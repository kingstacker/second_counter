==> flow/design.v <==
module  debounce (   
    input    wire    clk          ,
        input    wire    rst_n        ,
        input    wire    key_i        ,
    output   wire    key_o     
);
parameter CLK_MAX = 19'd49_9999;  
reg [18:0] cnt;
reg clk_en;
reg key_o_r;
always @(posedge clk or negedge rst_n) begin  
    if (~rst_n) begin
        cnt <= 0;
    end  
    else begin
        cnt <= (cnt == CLK_MAX) ? 19'd0 : cnt + 1'b1;    
    end  
end  
always @(posedge clk or negedge rst_n) begin  
    if (~rst_n) begin
        clk_en <= 1'b0;
    end  
    else begin
        clk_en <= (cnt == CLK_MAX) ? 1'b1 : 1'b0;    
    end  
end  
reg [7:0] shift_val;
always @(posedge clk or negedge rst_n) begin  
    if (~rst_n) begin
        shift_val <= 8'hff;
    end  
    else begin
        shift_val <= (clk_en) ? {shift_val[6:0],key_i} : shift_val;    
    end  
end  
always @(posedge clk or negedge rst_n) begin
    if (~rst_n) begin
        key_o_r <= 1'b0;
    end  
    else begin
        if (shift_val == 8'b1000_0000 && clk_en) begin   
        	key_o_r <= 1'b1;
        end    
        else begin
        	key_o_r <= 1'b0;
        end
    end  
end  
assign key_o = key_o_r;
endmodule
module  led_display (
    input    wire              clk              ,
        input    wire              rst_n            ,
        input    wire    [23:0]    din              ,   
    output   wire    [2:0]     sel              ,   
        output   wire    [7:0]     seg                  
);
parameter MS_MAX = 17'd4_9999;  
reg          flag_1ms;
reg  [16:0]  cnt_1ms;
reg  [2:0]   sel_r;
reg  [6:0]   seg_r;
reg  [3:0]   seg_sel;
reg  [2:0]   cnt_sel;
wire         dp;  
always @(posedge clk or negedge rst_n) begin    
    if (~rst_n) begin
        cnt_1ms <= 0;
    end  
    else begin
        cnt_1ms <= (cnt_1ms == MS_MAX) ? 16'd0 : cnt_1ms + 1'b1;    
    end  
end  
always @(posedge clk or negedge rst_n) begin  
    if (~rst_n) begin
        flag_1ms <= 1'b0;
    end  
    else begin
        flag_1ms <= (cnt_1ms == MS_MAX) ? 1'b1 : 1'b0;    
    end  
end  
always @(posedge clk or negedge rst_n) begin  
    if (~rst_n) begin
        cnt_sel <= 0;
    end  
    else begin
        cnt_sel <= (cnt_sel == 3'd5 && flag_1ms) ? 3'd0 : (flag_1ms) ? cnt_sel + 1'b1 : cnt_sel;   
    end  
end  
always @(*) begin           
        case (cnt_sel)
            3'd0: begin sel_r = 3'b101;seg_sel = din[3:0];   end
            3'd1: begin sel_r = 3'b100;seg_sel = din[7:4];   end
            3'd2: begin sel_r = 3'b011;seg_sel = din[11:8];  end
            3'd3: begin sel_r = 3'b010;seg_sel = din[15:12]; end
            3'd4: begin sel_r = 3'b001;seg_sel = din[19:16]; end
            3'd5: begin sel_r = 3'b000;seg_sel = din[23:20]; end
            default: begin sel_r = 3'b111;seg_sel = 4'd10;   end 
        endcase  
end  
always @(*) begin          
        case (seg_sel)
            4'd0: begin seg_r = 7'b100_0000;    end  
            4'd1: begin seg_r = 7'b111_1001;    end  
            4'd2: begin seg_r = 7'b010_0100;    end  
            4'd3: begin seg_r = 7'b011_0000;    end  
            4'd4: begin seg_r = 7'b001_1001;    end  
            4'd5: begin seg_r = 7'b001_0010;    end  
            4'd6: begin seg_r = 7'b000_0010;    end  
            4'd7: begin seg_r = 7'b111_1000;    end  
            4'd8: begin seg_r = 7'b000_0000;    end  
            4'd9: begin seg_r = 7'b001_0000;    end  
            default: begin seg_r = 7'b100_0000; end  
            endcase  
end  
assign dp = !(cnt_sel == 3'd2 || cnt_sel == 3'd4);   
assign seg = {dp,seg_r};
assign sel = sel_r;
endmodule
module  sco (
    input    wire              clk                 ,
        input    wire              rst_n               ,
        input    wire              key_bs              ,  
        input    wire              key_rec             ,  
        input    wire              key_dis             ,  
    output   wire    [23:0]    dout        
);
parameter CNT_10MS = 19'd49_9999;
reg en_bs; 
reg en_rec;  
reg en_dis;  
always @(posedge clk or negedge rst_n) begin  
    if (~rst_n) begin
        en_bs <= 0;
    end  
    else begin
        en_bs <= (key_bs) ? ~en_bs : en_bs;    
    end  
end  
always @(posedge clk or negedge rst_n) begin  
    if (~rst_n) begin
        en_rec <= 0;
    end  
    else begin
        en_rec <= (en_bs && key_rec) ? 1'b1 : 1'b0;    
    end  
end  
always @(posedge clk or negedge rst_n) begin  
    if (~rst_n) begin
        en_dis <= 0;
    end  
    else begin
        en_dis <= (~en_bs && key_dis) ? 1'b1 : 1'b0;    
    end  
end  
reg [18:0] cnt_10ms;
reg flag_10ms;  
always @(posedge clk or negedge rst_n) begin   
    if (~rst_n) begin
        cnt_10ms <= 0;
    end  
    else begin
        cnt_10ms <= (cnt_10ms == CNT_10MS) ? 19'd0 : cnt_10ms + 1'b1;    
    end  
end  
always @(posedge clk or negedge rst_n) begin  
    if (~rst_n) begin
        flag_10ms <= 1'b0;
    end  
    else begin
        flag_10ms <= (cnt_10ms == CNT_10MS) ? 1'b1 : 1'b0;    
    end  
end  
reg [3:0] cnt_0;  
reg [3:0] cnt_1;
reg [3:0] cnt_2;
reg [3:0] cnt_3;
reg [3:0] cnt_4;
reg [3:0] cnt_5;
always @(posedge clk or negedge rst_n) begin
    if (~rst_n) begin
        cnt_0 <= 0;
    end  
    else begin
        cnt_0 <= (cnt_0 == 4'd9 && flag_10ms) ? 4'd0 : (en_bs && flag_10ms) ? cnt_0 + 1'b1 : cnt_0;    
    end  
end  
always @(posedge clk or negedge rst_n) begin
    if (~rst_n) begin
        cnt_1 <= 0;
    end  
    else begin
        cnt_1 <= (cnt_1 == 4'd9 && cnt_0 == 4'd9 && flag_10ms) ? 4'd0 : (cnt_0 == 4'd9 && flag_10ms) ? cnt_1 + 1'b1 : cnt_1;    
    end  
end  
always @(posedge clk or negedge rst_n) begin
    if (~rst_n) begin
        cnt_2 <= 0;
    end  
    else begin
        cnt_2 <= (cnt_2 == 4'd9 && cnt_1 == 4'd9 && cnt_0 == 4'd9 && flag_10ms) ? 4'd0 : (cnt_1 == 4'd9 && cnt_0 == 4'd9 && flag_10ms) ? cnt_2 + 1'b1 : cnt_2;    
    end  
end  
always @(posedge clk or negedge rst_n) begin
    if (~rst_n) begin
        cnt_3 <= 0;
    end  
    else begin
        cnt_3 <= (cnt_3 == 4'd5 && cnt_2 == 4'd9 && cnt_1 == 4'd9 && cnt_0 == 4'd9 && flag_10ms) ? 4'd0 : (cnt_2 == 4'd9 && cnt_1 == 4'd9 && cnt_0 == 4'd9 && flag_10ms) ? cnt_3 + 1'b1 : cnt_3;    
    end  
end  
always @(posedge clk or negedge rst_n) begin
    if (~rst_n) begin
        cnt_4 <= 0;
    end  
    else begin
        cnt_4 <= (cnt_4 == 4'd9 && cnt_3 == 4'd5 && cnt_2 == 4'd9 && cnt_1 == 4'd9 && cnt_0 == 4'd9 && flag_10ms) ? 4'd0 : (cnt_3 == 4'd5 && cnt_2 == 4'd9 && cnt_1 == 4'd9 && cnt_0 == 4'd9 && flag_10ms) ? cnt_4 + 1'b1 : cnt_4;    
    end  
end  
always @(posedge clk or negedge rst_n) begin
    if (~rst_n) begin
        cnt_5 <= 0;
    end  
    else begin
        cnt_5 <= (cnt_5 == 4'd5 && cnt_4 == 4'd9 && cnt_3 == 4'd5 && cnt_2 == 4'd9 && cnt_1 == 4'd9 && cnt_0 == 4'd9 && flag_10ms) ? 4'd0 : (cnt_4 == 4'd9 && cnt_3 == 4'd5 && cnt_2 == 4'd9 && cnt_1 == 4'd9 && cnt_0 == 4'd9 && flag_10ms) ? cnt_5 + 1'b1 : cnt_5;    
    end  
end  
reg [23:0] data_rec0;  
reg [23:0] data_rec1;
reg [23:0] data_rec2;
reg [1:0]  cnt_rec;
always @(posedge clk or negedge rst_n) begin
    if (~rst_n) begin
        cnt_rec <= 0;
    end  
    else begin
        cnt_rec <= (cnt_rec == 2'd2 && en_rec ) ? 2'd0 : (en_rec) ? cnt_rec + 1'b1 : cnt_rec;      
    end  
end  
always @(posedge clk or negedge rst_n) begin
    if (~rst_n) begin
        data_rec0 <= 24'hffffff;
        data_rec1 <= 24'hffffff;
        data_rec2 <= 24'hffffff;
    end  
    else begin
        case (cnt_rec)
                2'd0: begin data_rec0 <= (en_rec) ? {cnt_5,cnt_4,cnt_3,cnt_2,cnt_1,cnt_0} : data_rec0; end
                2'd1: begin data_rec1 <= (en_rec) ? {cnt_5,cnt_4,cnt_3,cnt_2,cnt_1,cnt_0} : data_rec1; end
                2'd2: begin data_rec2 <= (en_rec) ? {cnt_5,cnt_4,cnt_3,cnt_2,cnt_1,cnt_0} : data_rec2; end
                default: ;
            endcase  
    end  
end  
reg [23:0] data_r;
reg [1:0]  cnt_dis;
always @(posedge clk or negedge rst_n) begin
    if (~rst_n) begin
        cnt_dis <= 0;
    end  
    else begin
        cnt_dis <= (en_bs) ? 2'd0 : (en_dis) ? cnt_dis + 1'b1 : cnt_dis;    
    end  
end  
always @(posedge clk or negedge rst_n) begin
    if (~rst_n) begin
        data_r <= 24'hffffff;
    end  
    else begin
        if (en_bs) begin
           data_r <= {cnt_5,cnt_4,cnt_3,cnt_2,cnt_1,cnt_0};  
        end 
        else begin
           case (cnt_dis)
                   2'd0: begin data_r <= {cnt_5,cnt_4,cnt_3,cnt_2,cnt_1,cnt_0}; end
                   2'd1: begin data_r <= data_rec0; end     
                   2'd2: begin data_r <= data_rec1; end     
                   2'd3: begin data_r <= data_rec2; end     
                   default:;
               endcase  
        end   
    end  
end  
assign dout = data_r;
endmodule
module  second_counter_top (
    input    wire             clk                 ,
        input    wire             rst_n               ,
        input    wire             key_bs              ,  
        input    wire             key_rec             ,  
        input    wire             key_dis             ,  
    output   wire    [2:0]    sel                 ,                   
    output   wire    [7:0]    seg                  
);
wire        key_bs_o;
wire        key_rec_o;
wire        key_dis_o;
wire [23:0] dout;
debounce  debounce_u1( 
    .clk                 (clk),
    .rst_n               (rst_n),
    .key_i               (key_bs),
    .key_o               (key_bs_o)
);
debounce  debounce_u2( 
    .clk                 (clk),
    .rst_n               (rst_n),
    .key_i               (key_rec),
    .key_o               (key_rec_o)
); 
debounce  debounce_u3( 
    .clk                 (clk),
    .rst_n               (rst_n),
    .key_i               (key_dis),
    .key_o               (key_dis_o)
);
sco  sco_u1( 
    .clk                 (clk),
    .rst_n               (rst_n),
    .key_bs              (key_bs_o),
    .key_rec             (key_rec_o),
    .key_dis             (key_dis_o),
    .dout                (dout)
);
led_display  led_display_u1( 
    .clk                 (clk),
    .rst_n               (rst_n),
    .din                 (dout),
    .sel                 (sel),
    .seg                 (seg)
);
endmodule
# Reports on second_counter_top
# Tool output for the design above, in the order of the flow.
# Lines are those of the file above, counted from 1.
# Operators carry their Yosys type and port widths (W data, S select, Z words).
# Library cell names are shortened.
# A cell with -- has no value.
[setup]
design = "second_counter_top"
clk_port = "clk"
library = "sky130hd"
pvt_corner = "tt_025C_1v80"

# After elaboration
# Yosys after proc, flatten, opt, wreduce and memory -nomap, before mapping. Memory bits, and registers merged into a memory's read port (data or address), are not among the register bits. Print and check cells are not counted. Equal cells are merged and count once.
# Yosys's memory passes give these memory sizes; they may raise the number of words (mostly to a power of two), join words into wider ones and drop unused or constant bits.
[op_classes]
add_sub_neg = 14
eq_ne = 24
mux = 37
bitwise = 1
n_reduce_logical = 46
[ops]
columns = ["operator", "n"]
rows = [
  ["$pmux W24 S4", 1],
  ["$add A19 B1 Y19 const B", 4],
  ["$eq A19 B19 Y1 const B", 4],
  ["$mux W19", 4],
  ["$mux W4", 12],
  ["$logic_and A1 B1 Y1", 29],
  ["$add A4 B1 Y4 const B", 6],
  ["$eq A8 B8 Y1 const B", 3],
  ["$pmux W4 S6", 1],
  ["$mux W24", 1],
  ["$reduce_bool A2 Y1", 9],
  ["$pmux W3 S6", 1],
  ["$add A17 B1 Y17 const B", 1],
  ["$eq A17 B16 Y1 const B", 1],
  ["$mux W17", 1],
  ["$eq A4 B4 Y1 const B", 4],
  ["$mux W1", 10],
  ["$eq A4 B3 Y1 const B", 2],
  ["$mux W2", 4],
  ["$eq A2 B2 Y1 const B", 3],
  ["$reduce_and A2 Y1", 3],
  ["$eq A3 B2 Y1 const B", 2],
  ["$eq A3 B3 Y1 const B", 2],
  ["$mux W3", 2],
  ["$add A2 B1 Y2 const B", 2],
  ["$eq A2 B1 Y1 const B", 2],
  ["$logic_not A2 Y1", 2],
  ["$add A3 B1 Y3 const B", 1],
]
# Not listed: further kinds 5, cells in them 5.
[word_totals]
regBits = 255
mem_bits_ro = 112
mem_count = 1
elab_cells = 155
[memory_table]
columns = ["memory", "size", "word_bits", "rd", "wr", "line", "source"]
rows = [
  ["(no name shown)", 16, 7, 1, 0, 102, "case (seg_sel)"],
]

# Depth
# Longest topological path by Yosys (ltp), each cell counted once; first at word level (registers and memories cut), then after technology mapping (sequential cells cut; the memories' decode and read muxes count).
[logic_depth]
ltp_word = 8
abc_area = 0
ltp_mapped = 11
depth_no_buf = 10

# Synthesis result
# The flow's flattened synthesis, as Yosys stat reports it; memories are mapped. The netlist is that of the ABC_AREA named above (0 if unset); the other value can give another one.
# The area totals of this step are shown rounded.
[mapped]
stdcells = 978
yosys_area_um2 = 11500
sequential_area_um2 = 6530
ff_cells = 255
buf_cells = 37
[by_type]
columns = ["cell", "n"]
rows = [
  ["dfrtp_1", 135],
  ["dfstp_2", 120],
  ["mux2_2", 85],
  ["xor2_1", 50],
  ["ha_1", 30],
  ["nand2_1", 88],
  ["xnor2_1", 35],
  ["nor2_1", 80],
  ["o21ai_0", 56],
  ["a222oi_1", 26],
  ["nand3_1", 45],
  ["nand4_1", 24],
  ["clkbuf_1", 26],
  ["inv_1", 26],
  ["mux2i_1", 9],
  ["nor4_1", 14],
  ["and3_1", 12],
  ["nor3_1", 15],
]
# Not listed: further types 42, cells in them 102.
# By module: a second synthesis without flattening, with its own total; a netlist apart from the flattened one above.
[unflattened]
hier_cells = 993
hier_area_um2 = 11700
# Each row is one instance without its submodules.
[modules]
columns = ["module", "instances", "cells", "area_um2"]
rows = [
  ["sco", 1, 524, 6440],
  ["debounce", 3, 110, 1300],
  ["led_display", 1, 139, 1370],
  ["second_counter_top", 1, 0, 0.0],
]

# Timing after synthesis
# Source: OpenSTA report_checks on the synthesized netlist (no wires, ideal clock, input and output delay 20% of the period each), path of least setup slack; recovery checks are left aside. Register names are those of the netlist, which keeps one name where synthesis merged equal registers.
[synth_path]
path_kind = "register -> output"
startpoint = "register led_display_u1.cnt_sel[2]"
endpoint = "output seg[3]"
clock_period_ns = 3.59
output_delay_ns = 0.718
t_first_pin_ns = 0.000
arrival_ns = 2.576
t_required_ns = 2.872
setup_slack_ns = 0.296
delay_ns = 2.576
stages = 9
path_buffers = 1
period_less_setup_slack_ns = 3.294
# "delay_ns" is the arrival time less input delay plus setup time.
# A path that ends at an output port has no setup time.
# "stages": output pins that drive a net of the path, with the launching flip-flop's if there is one; two outputs of one cell count as two.
# "period_less_setup_slack_ns" = period - worst setup slack (recovery checks aside). The figure is calculated, with input and output delays left at 20% of the set period.
# The rows between start and end are the longest chain of elaborated cells between them; the timing report does not say that the signal goes this way. Where chains are equally long, one stands for them.
# A line is the first line of the expression or statement that the cell stems from. Yosys adds cells for indexed reads and writes and turns some case tables into memories.
# A memory read counts as a cell of the chain, while the word-level depth stops at memories.
[synth_via]
cell_sequence = "dfrtp_1 -> clkbuf_1 -> inv_1 -> ha_1 -> nor4_1 -> nor3_1 -> ha_1 -> or2_2 -> a21boi_0"
elab_chain_len = 3
cone_cells = 8
cone_classes = "5 x eq/ne; 1 x mux; 1 x reduce/logical; 1 x memory"
[synth_lines]
columns = ["item", "line", "source"]
rows = [
  ["start, declared", 64, "reg  [2:0]   cnt_sel;"],
  ["start, assigned", 84, "cnt_sel <= 0;"],
  ["start, assigned", 87, "cnt_sel <= (cnt_sel == 3'd5 && flag_1ms) ? 3'd0 : (flag_1ms) ? cnt_sel + 1'b1 : cnt_sel;"],
  ["$eq A3 B3 Y1", 91, "case (cnt_sel)"],
  ["$pmux W4 S6", 91, ""],
  ["$mem_v2 Z16 W7", 102, "case (seg_sel)"],
  ["end, declared", 293, "output   wire    [7:0]    seg"],
]

# Path in the finished layout
# Path of least setup slack in the final report of run 1 (OpenROAD, finished layout, wires in). Where an end is a register, its clock arrival counts in the times.
[layout_path]
path_kind = "register -> output"
startpoint = "register led_display_u1.cnt_sel[2]"
endpoint = "output seg[3]"
clock_period_ns = 5.99
output_delay_ns = 1.20
t_first_pin_ns = 0.53
arrival_ns = 4.01
t_required_ns = 4.79
setup_slack_ns = 0.78
stages = 10
path_buffers = 2
# The rows between start and end are the longest chain of elaborated cells between them; the timing report does not say that the signal goes this way. Where chains are equally long, one stands for them.
# A memory read counts as a cell of the chain, while the word-level depth stops at memories.
[layout_via]
cell_sequence = "dfrtp_1 -> clkbuf_1 -> inv_1 -> ha_1 -> a22o_1 -> nor3_1 -> ha_1 -> or2_2 -> a21boi_0 -> clkdlybuf4s50_1"
elab_chain_len = 3
cone_cells = 8
cone_classes = "5 x eq/ne; 1 x mux; 1 x reduce/logical; 1 x memory"
[layout_lines]
columns = ["item", "line", "source"]
rows = [
  ["start, declared", 64, "reg  [2:0]   cnt_sel;"],
  ["start, assigned", 84, "cnt_sel <= 0;"],
  ["start, assigned", 87, "cnt_sel <= (cnt_sel == 3'd5 && flag_1ms) ? 3'd0 : (flag_1ms) ? cnt_sel + 1'b1 : cnt_sel;"],
  ["$eq A3 B3 Y1", 91, "case (cnt_sel)"],
  ["$pmux W4 S6", 91, ""],
  ["$mem_v2 Z16 W7", 102, "case (seg_sel)"],
  ["end, declared", 293, "output   wire    [7:0]    seg"],
]

# Measured data: module second_counter_top, platform sky130hd, 2 stored runs of the flow under differing settings, order arbitrary. Input and output delays are each 20% of the period that was set; the output load is 0.01 pF.
# "period_less_ws_ns" = clock period - worst setup slack. The figure is calculated, with input and output delays left at 20% of the set period.
# "worst_path_allowed_less_slack_ns" means the part of the period allowed to the worst setup path (the constraints hold back 20% at inputs and 20% at outputs) less its slack; where the path has registers, the arrival times of their clocks count too.
# By "totalPower_w" is meant OpenSTA's value without simulated activity: inputs other than the clock are taken to toggle once in ten clock periods, and the tool carries that through the logic.
# Values from the reports are rounded here.

[[run]]
name = "run 1"
[run.settings]
period_ns = 5.99
CORE_UTILIZATION = 62
CELL_PAD_IN_SITES_GLOBAL_PLACEMENT = 1
ABC_AREA = 0
GPL_TIMING_DRIVEN = 0
MIN_ROUTING_LAYER = "met2"
CAP_MARGIN = 20
CORE_MARGIN = 2
SLEW_MARGIN = 20
[run.results]
synth_area_um2 = 11500
dieArea_um2 = 19600
layout_stdcell_area_um2 = 12900
fin_util_frac = 0.713
setup_ws_ns = 0.784
fin_tns_ns = 0.000
totalPower_w = 0.00349
period_less_ws_ns = 5.206
worst_path_allowed_less_slack_ns = 4.01
path_kind = "register -> output"

[[run]]
name = "run 2"
[run.settings]
period_ns = 3.57
CORE_UTILIZATION = 17
CAP_MARGIN = 20
CORE_MARGIN = 2
SLEW_MARGIN = 20
[run.results]
synth_area_um2 = 11500
dieArea_um2 = 69600
layout_stdcell_area_um2 = 13800
fin_util_frac = 0.206
setup_ws_ns = 0.056
fin_tns_ns = 0.000
totalPower_w = 0.0058
period_less_ws_ns = 3.514
worst_path_allowed_less_slack_ns = 2.80
path_kind = "register -> output"
